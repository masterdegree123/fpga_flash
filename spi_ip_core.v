==> flow/design.v <==
module spi_ip_core(
	input clk, 
	input MOSI,  
	input SPI_SCK, 
	input SPI_RESET,  
	input SPI_S,  
	output reg MISO,  
	output reg [7:0] D,  
	output reg RESET,  
	output reg S,  
	output reg DATA_DONE, 
	input [7:0] Q  
);
reg sck_val=1'b0;  
reg [2:0] cnt_bit=3'b000;  
reg [7:0] data_to_read=8'h00;  
reg [7:0] data_to_send=8'h00;  
reg [2:0] s_reg=3'b000;
reg s_flag=1'b0;
reg rst_flag=1'b0;
reg miso_buff=1'b0;
always @ (posedge clk)
begin
	if(rst_flag)
	begin
		sck_val<=0;
	end
	else
	begin
		sck_val<=SPI_SCK;
	end
end
wire sck_pos=(SPI_SCK && !sck_val);
wire sck_neg=(!SPI_SCK && sck_val);
always @ (posedge clk)
	begin
	if(rst_flag)
	begin
		s_flag<=1'b0;
	end
	else
	begin
		s_flag<=SPI_S;
	end
	S<=SPI_S;
end
wire s_rise=(SPI_S && !s_flag);
wire s_neg=(!SPI_S && s_flag);
always @ (SPI_RESET)
begin
	if(SPI_RESET)
	begin
		rst_flag<=1'b0;
	end
	else
	begin
		rst_flag<=1'b1;
	end
	RESET<=SPI_RESET;
end
always @ (posedge clk)
begin	
	if(sck_neg && !s_flag)
	begin
		cnt_bit<=cnt_bit+1;
		data_to_read[7-cnt_bit]<=MOSI;
	end
	else if(cnt_bit==3'b111 && !s_flag)
	begin
		DATA_DONE<=1'b1;
	end
	else if (DATA_DONE)
	begin
		data_to_read[7-cnt_bit]<=MOSI;
		D<=data_to_read;
		data_to_read<=8'h00;
		DATA_DONE<=1'b0;
		data_to_send<=Q;
	end
	else if(s_flag)
	begin
		cnt_bit<=0;
	end
	else
	begin
		DATA_DONE<=1'b0;
	end
end
always @ (posedge clk)
begin
	if(!s_flag && !rst_flag && sck_pos)
	begin
		miso_buff<=data_to_send[7-cnt_bit];
	end
end
always @ (miso_buff)
begin
	if(rst_flag)
	begin
		MISO<=#8 1'bZ;
	end
	else
	begin
		MISO<= #8 miso_buff;
	end
end
endmodule 
=== Reports on spi_ip_core ===
Tool output for the design above, in the order of the flow.
Line numbers count from 1 in the design file above.
Operators carry their Yosys type and port widths (W data, S select, Z words).
Cell names lack the library's common part.
The mark - stands for no value.

* Design top: spi_ip_core
* Clock input: clk
* Library: sky130hd
* Library corner: tt_025C_1v80

=== Word level ===
Yosys after proc, flatten, opt, wreduce and memory -nomap, before mapping. Memory bits, and registers merged into a memory's read port (data or address), are not among the register bits. Print and check cells are not counted. Equal cells are merged and count once.

* Register bits after elaboration: 32
* Input bits: 13
* Output and inout port bits: 12
* Word-level cells: 45

* Add/sub/neg operators: 3
* Eq/ne operators: 3
* Shift-type cells: 3
* Mux-type cells: 8
* Bitwise logic cells: 5
* Reduce/logical cells: 14

{| class="wikitable"
|+ Operator list
! operator !! number
|-
| $shift A1 B33 Y8 || 1
|-
| $shift A1 B33 Y8 const A || 1
|-
| $neg A32 Y33 || 1
|-
| $mux W8 || 3
|-
| $mux W3 || 4
|-
| $shiftx A8 B4 Y1 || 1
|-
| $and A8 B8 Y8 || 1
|-
| $or A8 B8 Y8 || 1
|-
| $not A8 Y8 || 1
|-
| $logic_and A1 B1 Y1 || 6
|-
| $reduce_and A3 Y1 || 2
|-
| $reduce_bool A2 Y1 || 2
|-
| $sub A3 B3 Y4 const A || 1
|-
| $logic_not A1 Y1 || 3
|-
| $add A3 B1 Y3 const B || 1
|-
| $eq A3 B3 Y1 const B || 1
|-
| $not A1 Y1 || 2
|-
| $ne A2 B1 Y1 const B || 1
|-
| $ne A2 B2 Y1 const B || 1
|-
| $reduce_and A2 Y1 || 1
|-
| $mux W1 || 1
|}

=== Longest topological paths ===
Depth = most cells in a row (Yosys ltp): at word level without a register or memory, in the mapped netlist without a sequential cell, where the memories' decode and read muxes count.

* Word-level depth: 7
* ABC_AREA: 1
* Depth in mapped cells: 7
* Mapped depth without buffers: 7

=== Mapped cells and area ===
The flow's flattened synthesis, as Yosys stat reports it; memories are mapped. The netlist is that of the ABC_AREA named above (0 if unset); the other value can give another one.

{| class="wikitable"
|+ Cells by type
! type !! number !! total area (sq um)
|-
| edfxtp_1 || 29 || 870.835
|-
| o21ai_0 || 16 || 80.077
|-
| dfxtp_1 || 3 || 60.058
|-
| nand2_1 || 15 || 56.304
|-
| nor2_1 || 13 || 48.797
|-
| inv_1 || 12 || 45.043
|-
| a21oi_1 || 8 || 40.038
|-
| ha_1 || 3 || 37.536
|-
| nand3_1 || 5 || 25.024
|-
| nor2_2 || 3 || 18.768
|-
| nand4_2 || 1 || 12.512
|-
| buf_6 || 1 || 11.261
|-
| nand3_2 || 1 || 10.01
|-
| buf_4 || 1 || 7.507
|-
| inv_2 || 2 || 7.507
|-
| nand2_2 || 1 || 6.256
|-
| nand4_1 || 1 || 6.256
|-
| buf_2 || 1 || 5.005
|}

Not listed: further types 2, cells in them 2.

* Mapped cells: 118
* Synthesis area: 1,358.8 sq um
* Area of sequential cells: 930.9 sq um
* Mapped flip-flops: 32
* Buffer cells: 3

=== Timing after synthesis ===
Source: OpenSTA report_checks on the synthesized netlist (no wires, ideal clock, input and output delay 20% of the period each), path of least setup slack; recovery checks are left aside. Register names are those of the netlist, which keeps one name where synthesis merged equal registers.

* Kind: flip-flop to flip-flop
* From: register cnt_bit[1]
* To: register D[0]
* Clock period: 3.18 ns
* Setup time: 0.388 ns
* Launch time at the first pin: 0.000 ns
* Arrival: 1.794 ns
* Required time: 2.792 ns
* Slack: 0.998 ns
* Path delay: 2.182 ns
* Stages: 6
* Buffers on the path: 0
* Period reached after synthesis: 2.182 ns

"path delay" is the arrival time less input delay plus setup time.
"stages": output pins that drive a net of the path, with the launching flip-flop's if there is one; two outputs of one cell count as two.
"period reached after synthesis" = period - worst setup slack (recovery checks aside). The figure is calculated, with input and output delays left at 20% of the set period.
The rows between start and end are the longest chain of elaborated cells between them; the timing report does not say that the signal goes this way. Where chains are equally long, one stands for them.
A line is the first line of the expression or statement that the cell stems from. Yosys adds cells for indexed reads and writes and turns some case tables into memories.

* Cell sequence: edfxtp_1 -> ha_1 -> ha_1 -> inv_1 -> o21ai_0 -> nor2_1
* Cells in the longest elaborated chain: 4
* Elaborated cells on any way between the ends: 4
* RTL lines with such cells: 1
* Those cells by class: eq/ne (1); logic (1); reduce/logical (2)

{| class="wikitable"
|+ Ends and longest elaborated chain, post-synthesis
! what !! line !! text
|-
| start, declared || 15 || <nowiki>reg [2:0] cnt_bit=3'b000;</nowiki>
|-
| start, assigned || 65 || <nowiki>cnt_bit<=cnt_bit+1;</nowiki>
|-
| start, assigned || 82 || <nowiki>cnt_bit<=0;</nowiki>
|-
| $eq A3 B3 Y1 || 68 || <nowiki>else if(cnt_bit==3'b111 && !s_flag)</nowiki>
|-
| $logic_and A1 B1 Y1 || 68 ||
|-
| $not A1 Y1 || - ||
|-
| $reduce_and A3 Y1 || - ||
|-
| end, assigned || 75 || <nowiki>D<=data_to_read;</nowiki>
|-
| end, declared || 8 || <nowiki>output reg [7:0] D,</nowiki>
|}

=== Worst path after layout ===
From the final timing report of run B: the path of least setup slack in the routed layout; clock arrival at registers is part of the times.

* Kind: input port to output port
* From: input port SPI_RESET
* To: output port RESET
* Clock period: 3.2 ns
* External input delay: 0.64 ns
* Output delay: 0.64 ns
* Launch time at the first pin: 0.64 ns
* Arrival: 1.69 ns
* Required time: 2.56 ns
* Slack: 0.87 ns
* Stages: 2
* Buffers on the path: 2

* Cell sequence: clkdlybuf4s50_1 -> clkdlybuf4s50_1
* Cells in the longest elaborated chain: 0
* Elaborated cells on any way between the ends: 0
* RTL lines with such cells: 0

{| class="wikitable"
|+ Ends and longest elaborated chain, after layout
! what !! line !! text
|-
| start, declared || 5 || <nowiki>input SPI_RESET,</nowiki>
|-
| end, declared || 9 || <nowiki>output reg RESET,</nowiki>
|}

Subject: flow runs of spi_ip_core

Hi,

Record of 2 stored runs of the RTL-to-layout flow on spi_ip_core, platform sky130hd. The runs are unordered. Constraints: input delay and output delay 20% of the set period each, output load 0.01 pF.
"period achieved" is the run's clock period less its worst setup slack. It is reckoned from that one timing run; input and output delays stay at 20% of the period that was set.
"critical path time" is the time allowed to the run's worst setup path (the clock period less input and output delay, where it has them) less its slack. Clock arrival times count: a late capture clock shortens it, a late launch clock lengthens it.
"total power after layout" is the tool's figure for a default switching activity; nothing was simulated.

=== Run A ===
{| class="wikitable"
! Setting !! Value
|-
| period_ns || 3.45
|-
| CORE_UTILIZATION || 55
|-
| PLACE_DENSITY_LB_ADDON || 0.14
|-
| CORE_MARGIN || 3
|-
| CELL_PAD_IN_SITES_GLOBAL_PLACEMENT || 3
|-
| TNS_END_PERCENT || 10
|-
| GPL_ROUTABILITY_DRIVEN || 1
|-
| CTS_CLUSTER_DIAMETER || 215
|-
| SLEW_MARGIN || 30
|-
| MIN_ROUTING_LAYER || met2
|-
| MAX_ROUTING_LAYER || met5
|-
| CAP_MARGIN || 20
|}
Stopped before the end: placement reported FLW-0024.

=== Run B ===
{| class="wikitable"
! Setting !! Value
|-
| period_ns || 3.2
|-
| CORE_UTILIZATION || 38
|-
| PLACE_DENSITY_LB_ADDON || 0.08
|-
| CELL_PAD_IN_SITES_GLOBAL_PLACEMENT || 2
|-
| TNS_END_PERCENT || 30
|-
| ABC_AREA || 1
|-
| GPL_ROUTABILITY_DRIVEN || 1
|-
| CTS_CLUSTER_SIZE || 79
|-
| CAP_MARGIN || 25
|-
| SLEW_MARGIN || 40
|-
| MIN_ROUTING_LAYER || met1
|-
| CORE_MARGIN || 2
|-
! Result !! Value
|-
| Period achieved || 2.327 ns
|-
| Post-layout utilization || 50.4 %
|-
| Cell area after synthesis || 1,358.8 sq um
|-
| Total power after layout || 808.6 uW
|-
| Critical path time || 1.05 ns
|-
| Kind of the worst setup path || input port to output port
|-
| Full die area || 4,069.8 sq um
|-
| Setup slack of the critical path || 0.873 ns
|-
| Summed negative setup slack || 0.000 ns
|-
| Final worst hold slack || 0.441 ns
|-
| Std-cell area (final layout) || 1,709.1 sq um
|}

Regards
